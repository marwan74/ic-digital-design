==> flow/design.v <==
module Baud_Generator(clk,rst,sample_tick);
 parameter CLK_FREQ = 50000000 ;
 parameter BAUD_RATE = 19200 ;
 parameter OVERSAMPLING_FACTOR = 16 ;
 parameter SAMPLE_TICK_DIVISOR = CLK_FREQ / (BAUD_RATE * OVERSAMPLING_FACTOR);
 input clk,rst;
 output reg sample_tick;
 reg [8:0] sample_counter;
 always @(posedge clk or posedge rst) begin
    if (rst) begin
      sample_tick <= 0;
      sample_counter <= 0;
    end
    else begin
      if (sample_counter == SAMPLE_TICK_DIVISOR -1) begin
        sample_counter <= 1'b0;
        sample_tick <= 1'b1;
      end
      else begin
        sample_counter <= sample_counter + 1;
        sample_tick <= 1'b0;
      end
    end
 end
endmodule
module Receiver_TOP (clk, rst, S_tick, rx, rx_rd_en, rx_rd_data, rx_empty, rx_full, frame_error);
    parameter N_BIT = 8;   
    input clk, rst, S_tick, rx, rx_rd_en;
    output [N_BIT - 1 : 0] rx_rd_data;
    output rx_empty, rx_full, frame_error;
    wire rx_done_tick;   
    wire [N_BIT - 1 : 0] rx_wr_data;   
    Receiver receiver (.clk(clk), .s_tick(S_tick), .rst(rst), .rx_data(rx), .dout(rx_wr_data), 
                      .rx_done_tick(rx_done_tick), .framing_error(frame_error));
    fifo rx_fifo (.clk(clk), .rst(rst), .wr_en(rx_done_tick), .w_data(rx_wr_data), .rd_en(rx_rd_en), 
                       .r_data(rx_rd_data), .empty(rx_empty), .full(rx_full));
endmodule
module Receiver(clk,rst,rx_data,s_tick,rx_done_tick,dout,framing_error);
 parameter DATA_BIT = 8 ;       
 parameter IDLE = 2'b00 ;       
 parameter START = 2'b01 ;      
 parameter DATA = 2'b10 ;       
 parameter STOP = 2'b11 ;       
 input clk,rst,rx_data,s_tick;                
 output reg rx_done_tick,framing_error;       
 output reg [DATA_BIT-1:0] dout;              
 (* fsm_encoding = "one_hot" *)
 reg [1:0] cs,ns;           
 reg [3:0] sample_counter;  
 reg [3:0] Bit_counter;     
 reg [7:0] rx_shift_reg;    
 always @(posedge clk or posedge rst) begin
  if (rst) begin
   cs <= IDLE;  
  end
  else begin
   cs <= ns;    
  end
 end
 always @(*) begin
  case (cs)
  IDLE : begin
   if (~rx_data) begin
    ns = START;
   end
   else begin
    ns = IDLE;
   end
  end
  START : begin
   if (s_tick && sample_counter== 7) begin
    ns = DATA;
   end
   else begin
    ns = START;
   end
  end
  DATA : begin
   if (Bit_counter == (DATA_BIT-1) && sample_counter == 15 && s_tick) begin
    ns = STOP;
   end
   else begin
    ns = DATA;
   end
  end
  STOP : begin
   if(s_tick && sample_counter == 15) begin
    ns = IDLE;
   end
   else begin
    ns = STOP;
   end
  end
 endcase 
 end
 always @(posedge clk or posedge rst) begin
  if(rst) begin
   sample_counter <= 4'd0;
   Bit_counter <= 3'd0;
   rx_shift_reg <= 8'd0;
   rx_done_tick <= 1'b0;
   dout <= 0;
   framing_error <= 1'b0;
  end
  else begin
   rx_done_tick <= 1'b0;  
   framing_error<= 1'b0;  
   if (s_tick) sample_counter <= sample_counter + 1;
   case (cs)
    IDLE : begin
     sample_counter <= 0;
     if(~rx_data) begin
      Bit_counter <= 0;
     end
    end
    START : begin
     if(s_tick && sample_counter == 7) begin
      if(~rx_data) begin
       sample_counter <= 0;
      end
     end
    end
    DATA : begin
     if (s_tick && sample_counter == 15) begin
      sample_counter <= 0;  
      if(Bit_counter < DATA_BIT) begin
       rx_shift_reg <= {rx_data,rx_shift_reg[7:1]};
       Bit_counter <= Bit_counter + 1;
      end
     end
    end
    STOP : begin
     if(s_tick && sample_counter == 15) begin
      if(rx_data == 1'b1) begin
       dout <= rx_shift_reg;
       rx_done_tick <= 1'b1;
      end
      else begin
       framing_error <= 1'b1;
      end
     end
    end
   endcase
  end
 end
endmodule
module transmiter(clk,rst,s_tick,tx_data,tx_start,tx_done_stick,tx_out);
 parameter DATA_BIT = 8 ;       
 parameter IDLE = 2'b00 ;       
 parameter START = 2'b01 ;      
 parameter SHIFT = 2'b10 ;      
 parameter DONE = 2'b11 ;       
 input clk,rst,s_tick,tx_start;           
 input [DATA_BIT-1:0] tx_data;            
 output reg tx_out,tx_done_stick;         
 (* fsm_encoding = "one_hot" *)
 reg [1:0] cs,ns;           
 reg [7:0] tx_shift_reg;    
 reg [2:0] bit_counter;     
 reg [3:0] tick_count;      
 always @(posedge clk or posedge rst) begin
  if(rst) begin
   cs <= IDLE;  
  end
  else begin
   cs <= ns;    
  end
 end
 always @(*) begin
  case (cs)
    IDLE : begin
     if(tx_start) begin
       ns = START;
      end
     else begin
       ns = IDLE;  
      end
  end
    START : begin
     if(s_tick && tick_count == 15) begin
       ns = SHIFT;
      end
     else begin
       ns = START;
      end
  end
    SHIFT : begin
     if (s_tick && (bit_counter == DATA_BIT-1) && (tick_count == 15)) begin
       ns = DONE;
      end
     else begin
       ns = SHIFT;
      end
  end
    DONE : begin
     if(s_tick && tick_count == 15) begin
       ns = IDLE;
      end
     else begin
       ns = DONE;
      end
  end
 endcase 
end
 always @(posedge clk or posedge rst) begin
  if (rst) begin
   tx_out <= 1'b1;
   tx_done_stick <= 1'b0;
   tx_shift_reg <= 0;
   bit_counter <= 0;
   tick_count <= 0;
  end
  else begin
    tx_done_stick <= 1'b0;
    if(s_tick) begin
     if(tick_count == 15) begin
       tick_count <= 0;  
      end
     else begin
      tick_count <= tick_count + 1;
      end
    end
   case (cs)
    IDLE : begin
     tx_out <= 1'b1;
    tick_count <= 0;
    if(tx_start) begin
     bit_counter <= 0;
    end
  end
    START : begin
    tx_out <= 1'b0;
    tx_shift_reg <= tx_data;
  end
    SHIFT : begin
    tx_out <= tx_shift_reg[0];
    if (s_tick && (tick_count == 15)) begin
      if(bit_counter < DATA_BIT) begin
       tx_shift_reg <= tx_shift_reg >> 1;
      bit_counter <= bit_counter + 1;
     end
   end
  end
    DONE : begin
    tx_out <= 1'b1;
    if (s_tick && (tick_count == 15)) begin
      tx_done_stick <= 1'b1;
    end
  end
endcase
end
end
endmodule
module Transmitter_TOP (clk, rst, S_tick, tx_wr_data, tx_wr_en, tx, tx_full);
    parameter N_BIT = 8;   
    input clk, rst, S_tick, tx_wr_en;
    input [N_BIT - 1 : 0] tx_wr_data;
    output tx, tx_full;
    wire tx_done_tick;   
    wire [N_BIT - 1 : 0] tx_rd_data;   
    wire tx_empty;   
    transmiter transmitter (.clk(clk), .s_tick(S_tick), .rst(rst), .tx_start(~ tx_empty), 
                         .tx_data(tx_rd_data), .tx_out(tx), .tx_done_stick(tx_done_tick));
    fifo tx_fifo (.clk(clk), .rst(rst), .wr_en(tx_wr_en), .w_data(tx_wr_data), 
                       .rd_en(tx_done_tick), .r_data(tx_rd_data), .empty(tx_empty), .full(tx_full));
endmodule
module UART_wrapper (clk, rst, din, tx_wr_en, rx_rd_en, rx, dout, tx, framing_error, rx_empty, rx_full, tx_full);
    parameter WIDTH = 8;
    input clk, rst;
    input rx_rd_en;  
    input tx_wr_en;  
    input rx;        
    input [WIDTH - 1 : 0] din;  
    output rx_empty,rx_full;  
    output tx_full;           
    output [WIDTH - 1 : 0] dout;  
    output tx;                
    output framing_error;     
   wire S_tick;          
    Baud_Generator baud (.clk(clk), .rst(rst), .sample_tick(S_tick));
    Transmitter_TOP tx_top (.clk(clk), .rst(rst), .S_tick(S_tick), .tx_wr_data(din), .tx_wr_en(tx_wr_en),
                           .tx(tx), .tx_full(tx_full));
    Receiver_TOP rx_top (.clk(clk), .rst(rst), .S_tick(S_tick), .rx(rx), .rx_rd_en(rx_rd_en), .rx_rd_data(dout),
                         .rx_empty(rx_empty), .rx_full(rx_full), .frame_error(framing_error));
endmodule
module fifo (clk, rst, wr_en, w_data, rd_en, r_data, empty, full);
    parameter WIDTH = 8;
    parameter DEPTH = 16;
    parameter ADDR_SIZE = 4;
    input clk, rst, wr_en, rd_en;
    input [WIDTH - 1 : 0] w_data;
    output empty, full;
    output reg [WIDTH - 1 : 0] r_data;
    reg [WIDTH - 1 : 0] fifo [DEPTH - 1 : 0];
    reg [ADDR_SIZE : 0] wr_ptr, rd_ptr;
    assign full = (wr_ptr[ADDR_SIZE] != rd_ptr[ADDR_SIZE]) && (wr_ptr[ADDR_SIZE - 1 : 0] == rd_ptr[ADDR_SIZE - 1 : 0])? 1 : 0;
    assign empty = (wr_ptr == rd_ptr)? 1 : 0;
    always @ (posedge clk) begin
        if (rst) begin
            r_data <= 0;
            wr_ptr <= 0;
            rd_ptr <= 0;
        end
        else begin
            if (wr_en && (full != 1'b1)) begin
                wr_ptr <= wr_ptr + 1;
                fifo[wr_ptr[ADDR_SIZE - 1 : 0]] <= w_data;
            end
            if (rd_en && (empty != 1'b1)) begin
                rd_ptr <= rd_ptr + 1;
                r_data <= fifo[rd_ptr[ADDR_SIZE - 1 : 0]];
            end
        end
    end
endmodule
== Tool chain data of UART_wrapper ==
Tool output for the design above, in the order of the flow.
Line numbers count from 1 in the design file above.
Library cell names are shortened.
The mark - stands for no value.
Design
  top module: UART_wrapper
  clock: clk
  library: sky130hd
  timing corner: tt_025C_1v80

== Elaborated design ==
Source: Yosys, flattened and elaborated, memories not mapped. Widths are those after wreduce. Registers that Yosys merges into a memory's read port (data or address) are not register bits. Print and check cells do not count.
Memory sizes are those after Yosys's memory passes, which may raise the word count (mostly to a power of two), join words into wider ones and drop unused or constant bits.
Bit counts
  output and inout port bits: 13
  RAM bits: 256
  elaborated cells: 141
  bits of input ports: 13
  memories: 2
  word width x clocked read ports: 16
  register bits after elaboration: 77
Memories
  rx_top.rx_fifo.fifo: depth 16, bits a word 8, rd ports 1, wr ports 1, line 294  | reg [WIDTH - 1 : 0] fifo [DEPTH - 1 : 0];
  tx_top.tx_fifo.fifo: depth 16, bits a word 8, rd ports 1, wr ports 1, line 294
Cells by class
  reduce/logical cells: 25
  muxes and demuxes: 56
  eq/ne operators: 24
  add/subtract/negate cells: 9
  magnitude comparators: 2
  bitwise operators: 4
Operators with widths (number)
  2-to-1 mux 4 bit: 14
  2-to-1 mux 8 bit: 6
  2-to-1 mux 1 bit: 21
  adder 5 x 1 -> 5 bit with constant B: 4
  case mux 8 bit (select 2 bit): 1
  case mux 2 bit (select 4 bit): 2
  logical AND 1 bit: 13
  inequality test 2 bit with constant B: 6
  adder 4 x 1 -> 4 bit with constant B: 3
  case mux 4 bit (select 3 bit): 1
  equality test 5 bit: 2
  AND reduction 3 bit: 3
  adder 9 x 1 -> 9 bit with constant B: 1
  equality test 9 x 8 -> 1 bit with constant B: 1
  2-to-1 mux 9 bit: 1
  2-to-1 mux 3 bit: 3
  equality test 2 bit with constant B: 4
  nonzero test 2 bit: 4
  equality test 4 x 3 -> 1 bit with constant B: 2
  equality test 4 bit: 2
  equality test 4 bit with constant B: 2
  AND reduction 4 bit: 2
  case mux 4 bit (select 2 bit): 1
  2-to-1 mux 2 bit: 4
  case mux 3 bit (select 2 bit): 1
  inverter 1 bit: 4
  equality test 2 x 1 -> 1 bit with constant B: 2
  logical NOT 2 bit: 2
Not listed: further kinds 7, cells in them 8.

== Longest topological paths ==
Yosys ltp: most cells in a row. Word level: on the elaborated netlist, between registers, memories and ports. Mapped: between sequential cells and ports; inverters and the memories' decode and read muxes count.
Depth
  depth after elaboration: 7
  ABC_AREA: 0
  depth in mapped cells: 8
  mapped depth without buffers: 6

== Mapped cells and area ==
The flow's flattened synthesis, as Yosys stat reports it; memories are mapped. The netlist is that of the ABC_AREA named above (0 if unset); the other value can give another one.
Cell types
  edfxtp_1: number 256, area in all 7.69E+03 µm²
  dfrtp_1: number 58, area in all 1.45E+03 µm²
  mux4_1: number 31, area in all 814.531 µm²
  dfxtp_1: number 36, area in all 720.691 µm²
  mux2_2: number 48, area in all 540.518 µm²
  mux4_2: number 17, area in all 382.867 µm²
  mux2i_1: number 22, area in all 220.211 µm²
  ha_1: number 17, area in all 212.704 µm²
  a21oi_1: number 41, area in all 205.197 µm²
  xnor2_1: number 21, area in all 183.926 µm²
  o21ai_0: number 35, area in all 175.168 µm²
  nand2_1: number 45, area in all 168.912 µm²
  nor2_1: number 44, area in all 165.158 µm²
  xor2_1: number 16, area in all 140.134 µm²
  a211oi_1: number 17, area in all 127.622 µm²
  o22ai_1: number 16, area in all 100.096 µm²
  nor3_1: number 18, area in all 90.086 µm²
  and4_1: number 10, area in all 87.584 µm²
Other cell types: 39; their cells: 162.
Mapped netlist
  area of sequential cells: 9938.3 µm²
  mapped area: 14600.3 µm²
  flip-flops: 353
  buffers: 54
  mapped cells: 910
The figures by module come from a second, unflattened synthesis with its own total; it is not the netlist above.
Second synthesis, totals
  cells (unflattened synthesis): 924
  area (unflattened synthesis): 14839.2 µm²
Each row is one instance without its submodules.
By module
  fifo: area 5954.5 µm², cells 329, instances 2, seq. area 4204.0 µm²
  Receiver: area 1392.6 µm², cells 111, instances 1, seq. area 752.0 µm²
  transmiter: area 1083.5 µm², cells 114, instances 1, seq. area 528.0 µm²
  Baud_Generator: area 450.4 µm², cells 40, instances 1, seq. area 250.2 µm²
  Transmitter_TOP: area 3.8 µm², cells 1, instances 1, seq. area 0.0 µm²
  Receiver_TOP: area 0.0 µm², cells 0, instances 1, seq. area 0.0 µm²
  UART_wrapper: area 0.0 µm², cells 0, instances 1, seq. area 0.0 µm²

== Timing after synthesis ==
Path of least setup slack by OpenSTA after synthesis, without wires, with an ideal clock, recovery checks aside; 20% of the period is set as input and as output delay. Where synthesis merged equal registers, the netlist keeps one of their names.
Timing path post-synthesis
  path type: input-to-reg
  start point: in rst
  end point: mem rx_top.rx_fifo.fifo[6][0]
  time at the first pin: 0.700 ns
  path delay: 2.016 ns
  stages on the path: 5
  setup time: 0.398 ns
  slack: 0.784 ns
  data required time: 3.102 ns
  period: 3.5 ns
  path buffers: 2
  external input delay: 0.700 ns
  data arrival time: 2.318 ns
  synthesis period reached: 2.716 ns
"path delay" = arrival - input delay + setup time.
"stages on the path" counts driving pins, that of a launching flip-flop among them; a cell with two outputs on the path counts twice.
"synthesis period reached" is the clock period less the worst setup slack; recovery checks do not enter. This is arithmetic on one report: input and output delays are still those of the set period (20% each).
The rows between start and end are the longest chain of elaborated cells between them; the timing report does not say that the signal goes this way. Where chains are equally long, one stands for them.
Each line given opens the expression or statement behind the cell; cells for indexed reads and writes are added by Yosys, which also makes memories of some case tables.
Only ways into the end's enable, where the timed path ends, are counted here.
Between the ends, post-synthesis
  cells stage by stage: clkbuf_1 -> clkinv_1 -> clkbuf_1 -> nand2_1 -> nor4b_1
  cells in the longest elaborated chain: 1
  elaborated cells on any way between the ends: 2
  source lines of those cells: 1
  classes of those cells: mux: 2
Ends and longest elaborated chain, post-synthesis
  start: declaration: line 269  | input clk, rst;
  2-to-1 mux 4 bit: line 299  | if (rst) begin
  end: declaration: line 294  | reg [WIDTH - 1 : 0] fifo [DEPTH - 1 : 0];

== Worst path after layout ==
Path of least setup slack in the final report of flow run A (OpenROAD, finished layout, wires in). Where an end is a register, its clock arrival counts in the times.
Timing path after layout
  path type: reg-to-output
  start point: reg tx_top.tx_fifo.wr_ptr[2]
  end point: out tx_full
  external output delay: 0.77 ns
  stages on the path: 5
  slack: 0.37 ns
  path buffers: 1
  data arrival time: 2.71 ns
  time at the first pin: 0.58 ns
  period: 3.84 ns
  data required time: 3.07 ns
The rows between start and end are the longest chain of elaborated cells between them; the timing report does not say that the signal goes this way. Where chains are equally long, one stands for them.
Between the ends, after layout
  cells stage by stage: dfxtp_1 -> xnor2_1 -> nand4_1 -> nor2_1 -> clkdlybuf4s50_1
  cells in the longest elaborated chain: 3
  elaborated cells on any way between the ends: 3
  source lines of those cells: 1
  classes of those cells: eq/ne: 1; mux: 1; reduce/logical: 1
Ends and longest elaborated chain, after layout
  start: declaration: line 295  | reg [ADDR_SIZE : 0] wr_ptr, rd_ptr;
  start: assignment: line 301  | wr_ptr <= 0;
  start: assignment: line 306  | wr_ptr <= wr_ptr + 1;
  equality test 4 bit: line 296  | assign full = (wr_ptr[ADDR_SIZE] != rd_ptr[ADDR_SIZE]) && (wr_ptr[ADDR_SIZE - 1 : 0] == rd_ptr[ADDR_SIZE - 1 : ...
  logical AND 1 bit: line 296
  2-to-1 mux 1 bit: line 296
  end: declaration: line 275  | output tx_full;

--- measured runs ---
Design UART_wrapper on sky130hd. What follows are 2 stored runs of the flow, each under its own settings; their order means nothing. The constraints put input and output delay at 20% of the set period each and load the outputs with 0.01 pF.
"clock period achieved": clock period set for the run, less the worst setup slack. It is reckoned from that one timing run; input and output delays stay at 20% of the period that was set.
"time of the worst setup path": the worst setup path's part of the clock period (all of it between registers, 20% less for each end at a port) less its slack. A launch clock that arrives late makes it longer, a capture clock that arrives late makes it shorter.
"overall power" rests on the timing tool's default activity at the inputs, not on a simulated workload.

==> flow run A: settings <==
{ "period_ns": 3.84, "CORE_UTILIZATION": 27, "PLACE_DENSITY_LB_ADDON": 0.09, "CORE_ASPECT_RATIO": 1.11, "CORE_MARGIN": 7, "CELL_PAD_IN_SITES_GLOBAL_PLACEMENT": 2, "CELL_PAD_IN_SITES_DETAIL_PLACEMENT": 1, "TNS_END_PERCENT": 60, "GPL_TIMING_DRIVEN": 1, "CTS_CLUSTER_DIAMETER": 68, "CAP_MARGIN": 25, "MIN_ROUTING_LAYER": "met2", "SLEW_MARGIN": 20 }
==> flow run A: results <==
lowest hold slack: 0.475 ns
die outline area: 60790.0 µm²
summed negative setup slack: 0.000 ns
cell area after synthesis: 14600.3 µm²
setup slack of the worst path: 0.366 ns
standard-cell area after routing: 17070.1 µm²
final design utilization: 0.32
time of the worst setup path: 2.71 ns
critical path type: reg-to-output
overall power: 8.107 mW
clock period achieved: 3.474 ns

==> flow run B: settings <==
{ "period_ns": 3.67, "CORE_UTILIZATION": 58, "SETUP_SLACK_MARGIN": 0.54, "PLACE_DENSITY_LB_ADDON": 0.23, "CELL_PAD_IN_SITES_GLOBAL_PLACEMENT": 0, "GPL_TIMING_DRIVEN": 1, "GPL_ROUTABILITY_DRIVEN": 1, "CAP_MARGIN": 20, "CORE_MARGIN": 2, "SLEW_MARGIN": 20 }
==> flow run B: results <==
lowest hold slack: 0.488 ns
die outline area: 26458.3 µm²
summed negative setup slack: 0.000 ns
cell area after synthesis: 14600.3 µm²
setup slack of the worst path: 0.722 ns
standard-cell area after routing: 16369.4 µm²
final design utilization: 0.656
time of the worst setup path: 2.21 ns
critical path type: reg-to-output
overall power: 7.940 mW
clock period achieved: 2.948 ns
--- end ---
